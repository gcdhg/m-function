==> flow/design.v <==
`timescale 1ns / 1ps
module serial(
    input CLK,
    input RST,
    input FIFO_EMPTY,
    output reg FIFO_RD_CLK,
    input [31:0] DATA_IN,
    output reg DOUT_I,
    output reg DOUT_Q,
    output reg CLK_OUT
    );
    initial 
        begin
            FIFO_RD_CLK <= 1'b0;
            DOUT_I <= 1'b0;
            DOUT_Q <= 1'b0;
        end
    parameter IDLE = 5'b00001;
    parameter WAIT = 5'b00010;
    parameter LOAD = 5'b00100;
    parameter SET  = 5'b01000;
    parameter SEND = 5'b10000;
    reg [4:0] state = IDLE;
    reg [3:0] cnt = 4'b00;
    reg [9:0] word_cnt = 10'b00;
    reg fifo_data_rdy;
    reg [31:0] data;
    always @(posedge CLK)
        if (RST)
            begin
                cnt <= 4'b00;
                word_cnt <= 10'b00;
                state <= IDLE;
                data <= 31'b00;
            end
        else 
        begin
            fifo_data_rdy <= !FIFO_EMPTY;
            case (state)
                IDLE:
                    begin
                        cnt <= 4'b00;
                        CLK_OUT <= 1'b0;
                        if (fifo_data_rdy) 
                            begin
                                state <= LOAD;
                                FIFO_RD_CLK <= 1'b1;
                            end
                        else state <= IDLE; 
                    end
                LOAD:
                    begin
                        data <= {DATA_IN};
                        FIFO_RD_CLK <= 1'b0;
                        state <= SET;
                    end
                SET:
                    begin
                        CLK_OUT <= 1'b0;
                        FIFO_RD_CLK <= 1'b0; 
                        if ((cnt == 4'd15)&&(fifo_data_rdy)) data  <= DATA_IN;
                        else data <= data<<2;
                        DOUT_I <= data[31];
                        DOUT_Q <= data[30];
                        state <= SEND;
                    end
                SEND:
                    begin   
                        CLK_OUT <= 1'b1;
                        if (cnt == 4'd15)
                            if (~fifo_data_rdy) state <= IDLE;
                            else 
                                begin
                                    FIFO_RD_CLK <= 1'b1;   
                                    state <= SET;
                                end
                        else state <= SET;
                        cnt <= cnt + 4'b01; 
                    end 
            endcase
            end
endmodule
== Tool chain data of serial ==
The steps from the RTL of serial to its reports follow in flow order.
Lines are those of the file above, counted from 1.
Cell names lack the library's common part.
A cell with n/a has no value.
Inputs
  design top: serial
  clock input: CLK
  cell library: sky130hd
  library corner: tt_025C_1v80

== Word-level counts ==
Source: Yosys, flattened and elaborated, memories not mapped. Widths are those after wreduce. Registers that Yosys merges into a memory's read port (data or address) are not register bits. Print and check cells do not count.
Word-level totals
  bits in registers: 46
  word-level cells: 39
Operators by class
  add/subtract/negate cells: 1
  eq/ne operators: 6
  mux-type cells: 11
  bitwise logic cells: 1
  reduce/logical cells: 12
Operators with widths (number)
  32-bit parallel mux with 2-bit select: 1
  32-bit two-way mux: 1
  5-bit parallel mux with 4-bit select: 1
  4-bit parallel mux with 2-bit select: 1
  4-bit two-way mux: 2
  2-bit nonzero test: 3
  5-bit by 1-bit equality test with 1-bit output (second input constant): 1
  5-bit by 3-bit equality test with 1-bit output (second input constant): 1
  5-bit by 4-bit equality test with 1-bit output (second input constant): 1
  5-bit equality test (second input constant): 1
  2-bit AND reduction: 2
  2-bit OR reduction: 2
  4-bit by 1-bit adder with 4-bit output (second input constant): 1
  4-bit equality test (second input constant): 1
  4-bit nonzero test: 1
  3-bit AND reduction: 1
  3-bit nonzero test: 1
  1-bit parallel mux with 3-bit select: 1
  3-bit two-way mux: 1
  2-bit inequality test (second input constant): 1
  1-bit parallel mux with 2-bit select: 1
  1-bit two-way mux: 2
  1-bit logical AND: 1
  1-bit inverter: 1
  1-bit zero test: 1

== Logic depth ==
Yosys ltp: most cells in a row. Word level: on the elaborated netlist, between registers, memories and ports. Mapped: between sequential cells and ports; inverters and the memories' decode and read muxes count.
Depth
  depth in word-level cells: 4
  ABC_AREA: 0
  mapped depth: 6

== Mapped cells and area ==
Source: synth_stat.txt of the flow (Yosys; design flattened, memories mapped). It holds for the ABC_AREA given above (unset counts as 0); a run with the other value may have another netlist.
Cells by type
  dfxtp_1: number 40, total area 800.768 µm²
  nor4_2: number 28, total area 350.336 µm²
  nor2_1: number 69, total area 258.998 µm²
  nor4_1: number 34, total area 212.704 µm²
  edfxtp_1: number 5, total area 150.144 µm²
  clkbuf_1: number 15, total area 56.304 µm²
  buf_6: number 4, total area 45.043 µm²
  o21ai_0: number 7, total area 35.034 µm²
  a21oi_1: number 6, total area 30.029 µm²
  buf_2: number 6, total area 30.029 µm²
  mux2i_1: number 3, total area 30.029 µm²
  a2111oi_4: number 1, total area 27.526 µm²
  nor3_1: number 4, total area 20.019 µm²
  inv_1: number 5, total area 18.768 µm²
  a22oi_1: number 2, total area 15.014 µm²
  a31oi_1: number 2, total area 12.512 µm²
  ha_1: number 1, total area 12.512 µm²
  a2111o_1: number 1, total area 11.261 µm²
Not listed: further types 22, cells in them 24.
Synthesis totals
  mapped cells: 257
  mapped area: 2284.7 µm²
  sequential area: 950.9 µm²
  flip-flops: 45
  buffer cells: 26

== Worst setup path after synthesis ==
OpenSTA on the mapped netlist: ideal clock, no wires. The path of least setup slack (recovery checks aside). Input and output delay are each 20% of the period. Register names are those of the netlist, which keeps one name where synthesis merged equal registers.
Path post-synthesis
  path type: register to register
  start point: register cnt[0]
  end point: register data[10]
  period: 2.25 ns
  time at the first pin: 0.000 ns
  arrival time: 1.675 ns
  required time: 2.162 ns
  slack: 0.487 ns
  path delay: 1.763 ns
  stages: 7
  buffers on the path: 1
  synthesis period reached: 1.763 ns
"path delay" is the arrival time less input delay plus setup time.
"stages" counts driving pins, that of a launching flip-flop among them; a cell with two outputs on the path counts twice.
"synthesis period reached" is the clock period less the worst setup slack; recovery checks do not enter. This is arithmetic on one report: input and output delays are still those of the set period (20% each).
Between the ends stands the longest chain of elaborated cells between them, by number of cells; it is not shown to be the way that was timed. Of several equally long chains one is given.
A line is the first line of the expression or statement that the cell stems from. Yosys adds cells for indexed reads and writes and turns some case tables into memories.
A register here has more assigning lines than the two given.
Between the ends, post-synthesis
  cells stage by stage: dfxtp_1 ha_1 and3_1 a2111oi_4 buf_6 nor4_1 nor4_2
  length of the longest elaborated chain: 4
  elaborated cells between the ends (all ways): 4
  classes of those cells: eq/ne: 1; mux: 2; reduce/logical: 1
Ends and longest elaborated chain, post-synthesis
  start, declared: line 24  | reg [3:0] cnt = 4'b00;
  start, assigned: line 31  | cnt <= 4'b00;
  start, assigned: line 78  | cnt <= cnt + 4'b01;
  4-bit equality test: line 61  | if ((cnt == 4'd15)&&(fifo_data_rdy)) data  <= DATA_IN;
  1-bit logical AND: line 61
  32-bit two-way mux: line 61
  32-bit parallel mux with 2-bit select: line 39  | case (state)
  end, assigned: line 53  | data <= {DATA_IN};
  end, assigned: line 62  | else data <= data<<2;
  end, declared: line 27  | reg [31:0] data;

== Worst path after layout ==
From the final timing report of job 1: the path of least setup slack in the routed layout; clock arrival at registers is part of the times.
Path after layout
  path type: register to register
  start point: register cnt[0]
  end point: register data[10]
  period: 1.88 ns
  time at the first pin: 0.29 ns
  arrival time: 2.02 ns
  required time: 2.09 ns
  slack: 0.07 ns
  stages: 8
  buffers on the path: 2
Between the ends stands the longest chain of elaborated cells between them, by number of cells; it is not shown to be the way that was timed. Of several equally long chains one is given.
A register here has more assigning lines than the two given.
Between the ends, after layout
  cells stage by stage: dfxtp_1 ha_1 and3_1 a2111oi_4 buf_4 clkbuf_16 nor4_1 nor4_2
  length of the longest elaborated chain: 4
  elaborated cells between the ends (all ways): 4
  classes of those cells: eq/ne: 1; mux: 2; reduce/logical: 1
Ends and longest elaborated chain, after layout
  start, declared: line 24  | reg [3:0] cnt = 4'b00;
  start, assigned: line 31  | cnt <= 4'b00;
  start, assigned: line 78  | cnt <= cnt + 4'b01;
  4-bit equality test: line 61  | if ((cnt == 4'd15)&&(fifo_data_rdy)) data  <= DATA_IN;
  1-bit logical AND: line 61
  32-bit two-way mux: line 61
  32-bit parallel mux with 2-bit select: line 39  | case (state)
  end, assigned: line 53  | data <= {DATA_IN};
  end, assigned: line 62  | else data <= data<<2;
  end, declared: line 27  | reg [31:0] data;

## Implementation results

Design serial on sky130hd. What follows are 2 stored runs of the flow, each under its own settings; their order means nothing. The constraints put input and output delay at 20% of the set period each and load the outputs with 0.01 pF.
"achieved clock period" means the clock period less the worst setup slack. The figure is calculated, with input and output delays left at 20% of the set period.
"worst setup path time": the worst setup path's part of the clock period (all of it between registers, 20% less for each end at a port) less its slack. A launch clock that arrives late makes it longer, a capture clock that arrives late makes it shorter.
"power" rests on the timing tool's default activity at the inputs, not on a simulated workload.

Job 1
==> flow/run.sh <==
#!/bin/bash
# the make line also repeats the synthesis and layout settings of config.mk as NAME=value (left out here)
make -C /OpenROAD-flow-scripts/flow DESIGN_CONFIG=/design/flow/config.mk WORK_HOME=/design/flow/orfs CLKGATE_MAP_FILE= finish
==> flow/config.mk <==
export PLATFORM = sky130hd
export DESIGN_NAME = serial
export DESIGN_NICKNAME = serial
export VERILOG_FILES = /design/flow/design.v
export SDC_FILE = /design/flow/constraint.sdc
export NUM_CORES = 4
export LEC_CHECK = 0
export CAP_MARGIN = 20
export CORE_MARGIN = 2
export CORE_UTILIZATION = 39
export SLEW_MARGIN = 20
==> flow/constraint.sdc <==
create_clock -name core_clock -period 1.88 [get_ports {CLK}]
set_input_delay 0.3760 -clock core_clock [delete_from_list [all_inputs] [get_ports {CLK}]]
set_output_delay 0.3760 -clock core_clock [all_outputs]
set_load 0.01 [all_outputs]

==> results of job 1 <==
chip area after synthesis (Yosys): 2,284.7 µm²
die area: 6,486.7 µm²
standard-cell area of the final layout: 2,909.0 µm²
worst setup slack after layout: 0.070 ns
worst hold slack: 0.445 ns
power: 2.336 mW
achieved clock period: 1.810 ns
worst setup path time: 1.81 ns
worst setup path kind: register to register

Job 2
==> flow/run.sh <==
#!/bin/bash
# the make line also repeats the synthesis and layout settings of config.mk as NAME=value (left out here)
make -C /OpenROAD-flow-scripts/flow DESIGN_CONFIG=/design/flow/config.mk WORK_HOME=/design/flow/orfs CLKGATE_MAP_FILE= finish
==> flow/config.mk <==
export PLATFORM = sky130hd
export DESIGN_NAME = serial
export DESIGN_NICKNAME = serial
export VERILOG_FILES = /design/flow/design.v
export SDC_FILE = /design/flow/constraint.sdc
export NUM_CORES = 4
export LEC_CHECK = 0
export CAP_MARGIN = 20
export CELL_PAD_IN_SITES_DETAIL_PLACEMENT = 1
export CELL_PAD_IN_SITES_GLOBAL_PLACEMENT = 0
export CORE_ASPECT_RATIO = 0.68
export CORE_MARGIN = 9
export CORE_UTILIZATION = 26
export GPL_TIMING_DRIVEN = 1
export PLACE_DENSITY = 0.94
export SETUP_SLACK_MARGIN = -0.11
export SLEW_MARGIN = 20
==> flow/constraint.sdc <==
create_clock -name core_clock -period 1.19 [get_ports {CLK}]
set_input_delay 0.2380 -clock core_clock [delete_from_list [all_inputs] [get_ports {CLK}]]
set_output_delay 0.2380 -clock core_clock [all_outputs]
set_load 0.01 [all_outputs]

==> results of job 2 <==
chip area after synthesis (Yosys): 2,284.7 µm²
die area: 12,548.6 µm²
standard-cell area of the final layout: 3,584.7 µm²
worst setup slack after layout: -0.526 ns
worst hold slack: 0.422 ns
power: 4.529 mW
achieved clock period: 1.716 ns
worst setup path time: 1.72 ns
worst setup path kind: register to register
