==> flow/design.v <==
module dec (
                clk,
                signal,
                data,
                buff_wr
                );
parameter template = 31'b0011001001111101110001010110100;  
input clk;
input signal;
output [7:0] data;
output [30:0] buff_wr;
reg [7:0] data_reg = 0;
reg [30:0] buff = 31'b0;
assign buff_wr = buff;
assign data = ((~template[0] ^ buff[0]) ? 1 : (-1)) +
            ((~template[1] ^ buff[1]) ? 1 : (-1)) +
            ((~template[3] ^ buff[3]) ? 1 : (-1)) +
            ((~template[2] ^ buff[2]) ? 1 : (-1)) +
            ((~template[4] ^ buff[4]) ? 1 : (-1)) +
            ((~template[5] ^ buff[5]) ? 1 : (-1)) +
            ((~template[6] ^ buff[6]) ? 1 : (-1)) +
            ((~template[7] ^ buff[7]) ? 1 : (-1)) +
            ((~template[8] ^ buff[8]) ? 1 : (-1)) +
            ((~template[9] ^ buff[9]) ? 1 : (-1))+
            ((~template[10] ^ buff[10]) ? 1 : (-1)) +
            ((~template[11] ^ buff[11]) ? 1 : (-1)) +
            ((~template[12] ^ buff[12]) ? 1 : (-1)) +
            ((~template[13] ^ buff[13]) ? 1 : (-1)) +
            ((~template[14] ^ buff[14]) ? 1 : (-1)) +
            ((~template[15] ^ buff[15]) ? 1 : (-1)) +
            ((~template[16] ^ buff[16]) ? 1 : (-1)) +
            ((~template[17] ^ buff[17]) ? 1 : (-1)) +
            ((~template[18] ^ buff[18]) ? 1 : (-1)) +
            ((~template[19] ^ buff[19]) ? 1 : (-1)) +
            ((~template[20] ^ buff[20]) ? 1 : (-1)) +
            ((~template[21] ^ buff[21]) ? 1 : (-1)) +
            ((~template[22] ^ buff[22]) ? 1 : (-1)) +
            ((~template[23] ^ buff[23]) ? 1 : (-1)) +
            ((~template[24] ^ buff[24]) ? 1 : (-1)) +
            ((~template[25] ^ buff[25]) ? 1 : (-1)) +
            ((~template[26] ^ buff[26]) ? 1 : (-1)) +
            ((~template[27] ^ buff[27]) ? 1 : (-1)) +
            ((~template[28] ^ buff[28]) ? 1 : (-1)) +
            ((~template[29] ^ buff[29]) ? 1 : (-1)) +
            ((~template[30] ^ buff[30]) ? 1 : (-1)) +
            31;
always @ ( posedge clk ) begin
    buff <= {buff[29:0], signal};
end
endmodule  
module main (CLK_50MHZ,
             out_fun,
             data,
             buff_wr
             );
parameter fase_param = 5'b10101;
parameter type_param = 5'b11101;
input CLK_50MHZ;
output out_fun;
output [7:0] data;
output [30:0] buff_wr;
wire [4:0] fase_new;
wire signal;
reg [4:0] fase_reg = fase_param;
reg [5:0] cnt = 0;
mfun f1(.fase(fase_reg),
        .type_f(type_param),
        .fase_new(fase_new),
        .sum(signal)
        );
dec f2(.clk(CLK_50MHZ),
            .signal(signal),
            .data(data),
            .buff_wr(buff_wr)
            );
assign out_fun = signal;
always @ (posedge CLK_50MHZ) begin
    fase_reg <= fase_new;
end
endmodule  
module mfun (fase,
             type_f,
             fase_new,
             sum
             );
parameter delay = 2;
parameter count = 4;
input [4:0] fase;
input [4:0] type_f;
output [4:0] fase_new;
output sum;
assign sum = (fase[0] & type_f[0]) ^ (fase[1] & type_f[1]) ^ (fase[2] & type_f[2]) ^ (fase[3] & type_f[3]) ^ (fase[4] & type_f[4]);
assign fase_new = {sum , fase[4:1]};
endmodule  
`timescale 1ns / 1ps
module wrapper(
    input CLK_50MHZ,
    output CLK_SMA
    );
wire [7:0] data;
main ff1(.CLK_50MHZ(CLK_50MHZ),
         .data(data)
         );
assign CLK_SMA = (data > 61) ? 1'b1 : 1'b0;
endmodule
# Tool chain data of wrapper
# What the tools print for wrapper, step after step.
# Lines are those of the file above, counted from 1.
# Cell names lack the library's common part.
# Not given: -
[design]
top_module = "wrapper"
clk_port = "CLK_50MHZ"
library = "sky130hd"
pvt_corner = "tt_025C_1v80"

# Word-level counts
# Yosys after proc, flatten, opt, wreduce and memory -nomap, before mapping. Enables and synchronous resets that opt folds into registers are not counted as muxes. Memory bits, and registers merged into a memory's read port (data or address), are not among the register bits. Print and check cells are not counted. Equal cells are merged and count once.
[word_totals]
regBits = 36
inputBits = 1
output_inout_bits = 1
[classes]
addsub = 31
compare = 1
muxes = 32
logic = 3
[op_table]
columns = ["operator", "n"]
rows = [
  ["8-bit 2-to-1 mux", 31],
  ["8-bit adder", 30],
  ["8-bit by 6-bit adder with 8-bit output (second input constant)", 1],
  ["8-bit by 6-bit greater-than comparator with 1-bit output (second input constant)", 1],
  ["1-bit XOR", 3],
  ["1-bit 2-to-1 mux", 1],
]

# Depth
# Depth = most cells in a row (Yosys ltp): at word level without a register or memory, in the mapped netlist without a sequential cell, where the memories' decode and read muxes count.
[depth]
ltp_word = 34
abc_area = 0
ltp_mapped = 23
depth_no_buf = 23

# Netlist
# Source: synth_stat.txt of the flow (Yosys; design flattened, memories mapped). It holds for the ABC_AREA given above (unset counts as 0); a run with the other value may have another netlist.
[synth_totals]
cell_count = 321
area_um2 = 3555.9
flip_flops = 36
[by_type]
columns = ["cell", "n", "area_total_um2"]
rows = [
  ["fa_1", 69, 1.38E+03],
  ["dfxtp_1", 36, 720.691],
  ["ha_1", 36, 450.432],
  ["inv_1", 113, 424.157],
  ["xnor2_1", 39, 341.578],
  ["xor2_1", 10, 87.584],
  ["xnor3_1", 2, 45.043],
  ["a21o_1", 4, 30.029],
  ["a21oi_1", 6, 30.029],
  ["xnor2_2", 1, 16.266],
  ["a21oi_2", 1, 8.758],
  ["nand4_1", 1, 6.256],
  ["or3_1", 1, 6.256],
  ["inv_2", 1, 3.754],
  ["nor2_1", 1, 3.754],
]
# By module: a second synthesis without flattening, with its own total; a netlist apart from the flattened one above.
[unflattened]
cells_unflattened = 333
hier_area_um2 = 3641.0
# Rows give one instance, submodules left out.
[by_module]
columns = ["mod", "instances", "n_cells", "area_um2", "seq_area_um2"]
rows = [
  ["dec", 1, 311, 3420.8, 620.6],
  ["main", 1, 7, 107.6, 100.1],
  ["mfun", 1, 13, 96.3, 0.0],
  ["wrapper", 1, 2, 16.3, 0.0],
]

# Path before layout
# Source: OpenSTA report_checks on the synthesized netlist (no wires, ideal clock, input and output delay 20% of the period each), path of least setup slack; recovery checks are left aside. Register names are those of the netlist, which keeps one name where synthesis merged equal registers.
[synth_timing]
path_kind = "reg-to-output"
start = "register ff1.f2.buff[20]"
end = "output port CLK_SMA"
period_ns = 14.9
out_delay_ns = 2.980
t_first_pin_ns = 0.000
arrival_ns = 6.522
required_ns = 11.920
slack_ns = 5.398
delay_ns = 6.522
driving_pins = 24
n_path_buf = 0
synth_period_reached_ns = 9.502
# "delay_ns" is the arrival time less input delay plus setup time.
# A path that ends at an output port has no setup time.
# "driving_pins" counts driving pins, that of a launching flip-flop among them; a cell with two outputs on the path counts twice.
# "synth_period_reached_ns" = period - worst setup slack (recovery checks aside). The figure is calculated, with input and output delays left at 20% of the set period.
# The rows between start and end are the longest chain of elaborated cells between them; the timing report does not say that the signal goes this way. Where chains are equally long, one stands for them.
# Each line given opens the expression or statement behind the cell; cells for indexed reads and writes are added by Yosys, which also makes memories of some case tables.
[synth_between]
path_cell_list = "dfxtp_1 inv_1 fa_1 inv_1 fa_1 inv_1 fa_1 inv_1 fa_1 inv_1 fa_1 fa_1 inv_1 fa_1 fa_1 inv_1 ha_1 fa_1 a21o_1 a21oi_1 xnor2_1 xnor2_1 xnor3_1 or3_1"
elab_chain_cells = 15
[synth_lines]
columns = ["item", "line", "text"]
rows = [
  ["from (decl)", 13, "reg [30:0] buff = 31'b0;"],
  ["from (assign)", 48, "buff <= {buff[29:0], signal};"],
  ["8-bit 2-to-1 mux", 35, "((~template[20] ^ buff[20]) ? 1 : (-1)) +"],
  ["8-bit adder (11 in a row)", 15, "assign data = ((~template[0] ^ buff[0]) ? 1 : (-1)) +"],
  ["8-bit by 6-bit adder with 8-bit output", 15, ""],
  ["8-bit by 6-bit greater-than comparator with 1-bit output", 104, "assign CLK_SMA = (data > 61) ? 1'b1 : 1'b0;"],
  ["1-bit 2-to-1 mux", 104, ""],
  ["to (decl)", 98, "output CLK_SMA"],
]

# Worst path after layout
# From the final timing report of stored run 1: the path of least setup slack in the routed layout; clock arrival at registers is part of the times.
[layout_timing]
path_kind = "reg-to-output"
start = "register ff1.f2.buff[27]"
end = "output port CLK_SMA"
period_ns = 5.02
out_delay_ns = 1.00
t_first_pin_ns = 0.29
arrival_ns = 6.83
required_ns = 4.02
slack_ns = -2.81
driving_pins = 23
n_path_buf = 1
# The rows between start and end are the longest chain of elaborated cells between them; the timing report does not say that the signal goes this way. Where chains are equally long, one stands for them.
[layout_between]
path_cell_list = "dfxtp_2 inv_1 fa_1 fa_1 fa_1 inv_2 fa_1 inv_1 fa_1 fa_1 inv_1 fa_1 fa_1 inv_2 ha_4 fa_2 a21o_1 a21oi_2 xnor2_1 xnor2_1 xnor3_1 or3_4 buf_6"
elab_chain_cells = 8
[layout_lines]
columns = ["item", "line", "text"]
rows = [
  ["from (decl)", 13, "reg [30:0] buff = 31'b0;"],
  ["from (assign)", 48, "buff <= {buff[29:0], signal};"],
  ["8-bit 2-to-1 mux", 42, "((~template[27] ^ buff[27]) ? 1 : (-1)) +"],
  ["8-bit adder (4 in a row)", 15, "assign data = ((~template[0] ^ buff[0]) ? 1 : (-1)) +"],
  ["8-bit by 6-bit adder with 8-bit output", 15, ""],
  ["8-bit by 6-bit greater-than comparator with 1-bit output", 104, "assign CLK_SMA = (data > 61) ? 1'b1 : 1'b0;"],
  ["1-bit 2-to-1 mux", 104, ""],
  ["to (decl)", 98, "output CLK_SMA"],
]

Subject: wrapper on sky130hd, stored results

Hello all,

Settings and measured results of 2 stored flow runs for module wrapper (sky130hd), not sorted in any way. The constraints put input and output delay at 20% of the set period each and load the outputs with 0.01 pF.
"clock_period_reached_ns" is the run's clock period less its worst setup slack. It is reckoned from that one timing run; input and output delays stay at 20% of the period that was set.
"worstPathTime_ns" means the part of the period allowed to the worst setup path (the constraints hold back 20% at inputs and 20% at outputs) less its slack; where the path has registers, the arrival times of their clocks count too.
By "total_power_w" is meant OpenSTA's value without simulated activity: inputs other than the clock are taken to toggle once in ten clock periods, and the tool carries that through the logic.

# stored run 1
==> flow/run.sh <==
#!/bin/bash
# the make line also repeats the synthesis and layout settings of config.mk as NAME=value (left out here)
make -C /OpenROAD-flow-scripts/flow DESIGN_CONFIG=/design/flow/config.mk WORK_HOME=/design/flow/orfs CLKGATE_MAP_FILE= finish
==> flow/config.mk <==
export PLATFORM = sky130hd
export DESIGN_NAME = wrapper
export DESIGN_NICKNAME = wrapper
export VERILOG_FILES = /design/flow/design.v
export SDC_FILE = /design/flow/constraint.sdc
export NUM_CORES = 4
export LEC_CHECK = 0
export CAP_MARGIN = 20
export CORE_MARGIN = 2
export CORE_UTILIZATION = 40
export SLEW_MARGIN = 20
==> flow/constraint.sdc <==
create_clock -name core_clock -period 5.02 [get_ports {CLK_50MHZ}]
set_input_delay 1.0040 -clock core_clock [delete_from_list [all_inputs] [get_ports {CLK_50MHZ}]]
set_output_delay 1.0040 -clock core_clock [all_outputs]
set_load 0.01 [all_outputs]

==> stored run 1: results <==
final_die_area_um2=9659.9
worstSetupSlack_ns=-2.815
timing.hold.ws_ns=0.322
layout_stdcell_area_um2=4454.3
worstPathTime_ns=6.83
worst_path_kind="reg-to-output"
layout_utilization_pct=51.3
total_power_w=0.0005658
setupTns_ns=-2.815
yosys.chip_area_um2=3555.9
clock_period_reached_ns=7.835

# stored run 2
==> flow/run.sh <==
#!/bin/bash
# the make line also repeats the synthesis and layout settings of config.mk as NAME=value (left out here)
make -C /OpenROAD-flow-scripts/flow DESIGN_CONFIG=/design/flow/config.mk WORK_HOME=/design/flow/orfs CLKGATE_MAP_FILE= finish
==> flow/config.mk <==
export PLATFORM = sky130hd
export DESIGN_NAME = wrapper
export DESIGN_NICKNAME = wrapper
export VERILOG_FILES = /design/flow/design.v
export SDC_FILE = /design/flow/constraint.sdc
export NUM_CORES = 4
export LEC_CHECK = 0
export ABC_AREA = 0
export CAP_MARGIN = 20
export CELL_PAD_IN_SITES_DETAIL_PLACEMENT = 2
export CELL_PAD_IN_SITES_GLOBAL_PLACEMENT = 3
export CORE_MARGIN = 10
export CORE_UTILIZATION = 66
export CTS_CLUSTER_DIAMETER = 150
export PLACE_DENSITY_LB_ADDON = 0.28
export SETUP_SLACK_MARGIN = 2.73
export SLEW_MARGIN = 20
==> flow/constraint.sdc <==
create_clock -name core_clock -period 10.4 [get_ports {CLK_50MHZ}]
set_input_delay 2.0800 -clock core_clock [delete_from_list [all_inputs] [get_ports {CLK_50MHZ}]]
set_output_delay 2.0800 -clock core_clock [all_outputs]
set_load 0.01 [all_outputs]

==> stored run 2: results <==
outcome="incomplete, placement halted on FLW-0024"

Thanks
